==> flow/design.v <==
`timescale 1ns / 1ps
module tail_light_control(
    input wire	     clk,
    input wire	     rst_n,
    input wire	     brake,
    input wire	     turn_right,
    input wire	     turn_left,
    output reg [2:0] right_tail_light_control,
    output reg [2:0] left_tail_light_control
    );
   reg [2:0]	     count;   
   reg [2:0]	     count_next;   
   reg [3:0]	     right_tail_light_control_next;
   reg [3:0]	     left_tail_light_control_next;
    always @(posedge clk or negedge rst_n)
    begin
        if (rst_n == 1'b0) begin
	   count                    <= 3'b000;
	   right_tail_light_control <= 3'b000;
           left_tail_light_control  <= 3'b000;
        end else begin
	   count                    <= count_next;
	   right_tail_light_control <= right_tail_light_control_next;
	   left_tail_light_control  <= left_tail_light_control_next;
        end   
    end
    always @(*)
      begin
	 count_next = count;
	 right_tail_light_control_next = right_tail_light_control;
	 left_tail_light_control_next = left_tail_light_control;
	 if(count >= 3'b101)begin
	    count_next = 3'b000;
	 end 
	 if(turn_right == 1'b1)begin
	    if(count == 3'b100)begin
	       case(right_tail_light_control)
		 3'b000: right_tail_light_control_next = 3'b001;
		 3'b001: right_tail_light_control_next = 3'b011;
		 3'b011: right_tail_light_control_next = 3'b111;
		 3'b111: right_tail_light_control_next = 3'b000;
		 default: right_tail_light_control_next = 3'b000;
	       endcase  
	    end
	 end  
	 if(turn_left == 1'b1)begin
	    if(count == 3'b100)begin
	       case(left_tail_light_control)
		 3'b000: left_tail_light_control_next = 3'b001;
		 3'b001: left_tail_light_control_next = 3'b011;
		 3'b011: left_tail_light_control_next = 3'b111;
		 3'b111: left_tail_light_control_next = 3'b000;
		 default: left_tail_light_control_next = 3'b000;
	       endcase  
	    end
	 end  
	 if(brake == 1'b1)begin
	    if(count == 3'b100)begin
	       right_tail_light_control_next = 3'b111;
	       left_tail_light_control_next = 3'b111;
	    end
	 end
	 if((turn_right == 1'b1) & (brake == 1'b1))begin
	    if(count == 3'b100)begin
	       left_tail_light_control_next = 3'b111;
	       case(right_tail_light_control)
		 3'b000: right_tail_light_control_next = 3'b111;
		 3'b111: right_tail_light_control_next = 3'b011;
		 3'b011: right_tail_light_control_next = 3'b001;
		 3'b001: right_tail_light_control_next = 3'b000;
		 default: right_tail_light_control_next = 3'b000;
	       endcase  
	    end
	 end  
	 if((turn_left == 1'b1) & (brake == 1'b1))begin
	    if(count == 3'b100)begin
	       right_tail_light_control_next = 3'b111;
	       case(left_tail_light_control)
		 3'b000: left_tail_light_control_next = 3'b111;
		 3'b111: left_tail_light_control_next = 3'b011;
		 3'b011: left_tail_light_control_next = 3'b001;
		 3'b001: left_tail_light_control_next = 3'b000;
		 default: left_tail_light_control_next = 3'b000;
	       endcase  
	    end
	 end  
	 count_next = count + 1;
    end 
endmodule
Tool chain data of tail_light_control
Tool output for the design above, in the order of the flow.
Line numbers count from 1 in the design file above.
Operators: Yosys type, input widths -> output width; for muxes data width and select width s.
Cell names lack the library's common part.
The mark n/a stands for no value.
- top module: tail_light_control
- clock input: clk
- library: sky130hd
- corner: tt_025C_1v80

Word-level counts
Source: Yosys, flattened and elaborated, memories not mapped. Widths are those after wreduce; folded enables and synchronous resets count as part of the registers. Registers that Yosys merges into a memory's read port (data or address) are not register bits. Print and check cells do not count. Equal cells are merged and count once.
- output and inout port bits: 6
- noted bits in latches: 0
- bits in read-only memories: 0
- memories: 0
- memory bits (writable) at 0
- clocked read ports x word width at 0
- noted word-level cells: 35
- input port bits at 5
- flip-flop bits (word level) at 9
- $mul at 0
- noted equal/unequal tests: 7
- mux-type cells at 20
- add/subtract/negate cells: 1
- noted shifts and indexed selects: 0
- noted $lt $le $gt $ge: 0
- bitwise gates (word level): 2
- reductions and logical operators: 2
- noted divide/modulo/power cells: 0
- operator list (operator ; number):
    $mux 3 ; 16
    $pmux 3 s3 ; 4
    $eq 3x3->1 const B ; 3
    $eq 3x1->1 const B ; 2
    $eq 3x2->1 const B ; 2
    $logic_not 3->1 ; 2
    $add 3x1->3 const B ; 1
    $and 1x1->1 ; 2

Depth
Depth = most cells in a row (Yosys ltp): at word level without a register or memory, in the mapped netlist without a sequential cell, where the memories' decode and read muxes count.
- depth in word-level cells at 10
- ABC_AREA at 1
- gate-level depth with buffers at 8

Netlist
Source: synth_stat.txt of the flow (Yosys; design flattened, memories mapped). It holds for the ABC_AREA given above (unset counts as 0); a run with the other value may have another netlist.
Totals and module areas in this step are rounded.
- cells by type (cell ; number ; total area (um2)):
    dfrtp_1 ; 9 ; 225.216
    nand2_1 ; 15 ; 56.304
    nor2_1 ; 12 ; 45.043
    inv_1 ; 10 ; 37.536
    nand3_2 ; 3 ; 30.029
    ha_1 ; 2 ; 25.024
    a21oi_1 ; 4 ; 20.019
    o21ai_1 ; 3 ; 15.014
    nor2_2 ; 2 ; 12.512
    o21ai_0 ; 2 ; 10.01
    xor2_1 ; 1 ; 8.758
    a21boi_1 ; 1 ; 7.507
    o21a_1 ; 1 ; 7.507
    o21bai_1 ; 1 ; 7.507
    nand2_2 ; 1 ; 6.256
    nand3_1 ; 1 ; 5.005
    clkinv_1 ; 1 ; 3.754
- buffer cells: 0
- noted cell count: 69
- noted flip-flop cells: 9
- chip area (Yosys): 523 um2

Timing after synthesis
Path of least setup slack by OpenSTA after synthesis, without wires, with an ideal clock, recovery checks aside; 20% of the period is set as input and as output delay. Where synthesis merged equal registers, the netlist keeps one of their names.
- path kind: register to register
- start point: reg count[0]
- end point: reg right_tail_light_control[2]
- driving pins on the path: 7
- noted required time: 1.358 ns
- noted period: 1.48 ns
- buffers on the path: 0
- noted delay of the path: 1.214 ns
- time at the first pin at 0.000 ns
- data arrival time: 1.092 ns
- noted slack: 0.266 ns
- synthesis period reached: 1.214 ns
"delay of the path" is the arrival time less input delay plus setup time.
"driving pins on the path": output pins that drive a net of the path, with the launching flip-flop's if there is one; two outputs of one cell count as two.
"synthesis period reached" = period - worst setup slack (recovery checks aside). The figure is calculated, with input and output delays left at 20% of the set period.
Between the ends stands the longest chain of elaborated cells between them, by number of cells; it is not shown to be the way that was timed. Of several equally long chains one is given.
Each line given opens the expression or statement behind the cell; cells for indexed reads and writes are added by Yosys, which also makes memories of some case tables.
- cells stage by stage: dfrtp_1 inv_1 ha_1 nand3_2 nor2_2 nand2_1 a21boi_1
- noted cells in the longest elaborated chain: 9
- elaborated cells on any way between the ends at 9
- those cells by class: eq/ne (1); mux (8)
- RTL lines, path post-synthesis (what ; line ; source):
    from (decl) ; 11 ; reg [2:0] count;
    from (assign) ; 18 ; count <= 3'b000;
    from (assign) ; 22 ; count <= count_next;
    $eq 3x3->1 ; 36 ; if(count == 3'b100)begin
    $mux 3 ; 36 ;
    $mux 3 ; 35 ; if(turn_right == 1'b1)begin
    $mux 3 ; 58 ; if(count == 3'b100)begin
    $mux 3 ; 57 ; if(brake == 1'b1)begin
    $mux 3 ; 64 ; if(count == 3'b100)begin
    $mux 3 ; 63 ; if((turn_right == 1'b1) & (brake == 1'b1))begin
    $mux 3 ; 76 ; if(count == 3'b100)begin
    $mux 3 ; 75 ; if((turn_left == 1'b1) & (brake == 1'b1))begin
    to (assign) ; 19 ; right_tail_light_control <= 3'b000;
    to (assign) ; 23 ; right_tail_light_control <= right_tail_light_control_next;
    to (decl) ; 8 ; output reg [2:0] right_tail_light_control,
Some nets on the timed path still bear RTL names; the line given drives or declares the net.
- named nets, post-synthesis (net ; line ; source):
    count_next[0] ; 87 ; count_next = count + 1;

Timing after layout
Path of least setup slack in the final report of run B (OpenROAD, finished layout, wires in). Where an end is a register, its clock arrival counts in the times.
- path kind: register to output
- start point: reg right_tail_light_control[0]
- end point: out right_tail_light_control[0]
- noted required time: 1.67 ns
- external output delay at 0.42 ns
- buffers on the path: 1
- driving pins on the path: 2
- noted period: 2.09 ns
- time at the first pin at 0.25 ns
- noted slack: 0.47 ns
- data arrival time: 1.20 ns
- cells stage by stage: dfrtp_1 clkdlybuf4s50_1
- noted cells in the longest elaborated chain: 0
- elaborated cells on any way between the ends at 0
- RTL lines with such cells: 0
- RTL lines, path post-layout (what ; line ; source):
    from (decl) ; 8 ; output reg [2:0] right_tail_light_control,
    from (assign) ; 19 ; right_tail_light_control <= 3'b000;
    from (assign) ; 23 ; right_tail_light_control <= right_tail_light_control_next;
    to (decl) ; 8 ;

--- measured runs ---
2 stored runs of tail_light_control in the flow (synthesis by Yosys, layout by OpenROAD, sky130hd cells), in arbitrary order. Constraints: input delay and output delay 20% of the set period each, output load 0.01 pF.
"clock period reached": clock period set for the run, less the worst setup slack. It is reckoned from that one timing run; input and output delays stay at 20% of the period that was set.
"worst setup path time" = time allowed to the worst setup path (clock period - input delay - output delay, where it has them) - its slack; a late launch clock adds to it, a late capture clock takes from it.
"power consumption" rests on the timing tool's default activity at the inputs, not on a simulated workload.
The measured numbers are rounded.

Run A
Settings were period_ns = 0.803; CORE_UTILIZATION = 44; SETUP_SLACK_MARGIN = 0.15; PLACE_DENSITY_LB_ADDON = 0.2; CORE_ASPECT_RATIO = 0.57; TNS_END_PERCENT = 35; ABC_AREA = 0; GPL_TIMING_DRIVEN = 1; GPL_ROUTABILITY_DRIVEN = 0; CTS_CLUSTER_SIZE = 91; SLEW_MARGIN = 20; MIN_ROUTING_LAYER = met2; CAP_MARGIN = 20; CORE_MARGIN = 2
- stopped before the end: floorplanning reported PDN-0185

Run B
Settings were period_ns = 2.09; CORE_UTILIZATION = 36; SETUP_SLACK_MARGIN = 0.54; PLACE_DENSITY_LB_ADDON = 0.25; TNS_END_PERCENT = 25; ABC_AREA = 1; GPL_ROUTABILITY_DRIVEN = 1; CTS_CLUSTER_DIAMETER = 363; MAX_ROUTING_LAYER = met5; CAP_MARGIN = 20; CORE_MARGIN = 2; SLEW_MARGIN = 20
- noted the clock period reached: 1.615 ns
- worst setup slack after layout at 0.475 ns
- die area: 1770 um2
- noted the mapped cell area after synthesis: 523 um2
- power consumption at 434 µW
- noted the worst setup path time: 1.20 ns
- worst path kind: register to output
- noted the standard-cell area after routing: 677 um2
- lowest hold slack at 0.441 ns
--- end ---
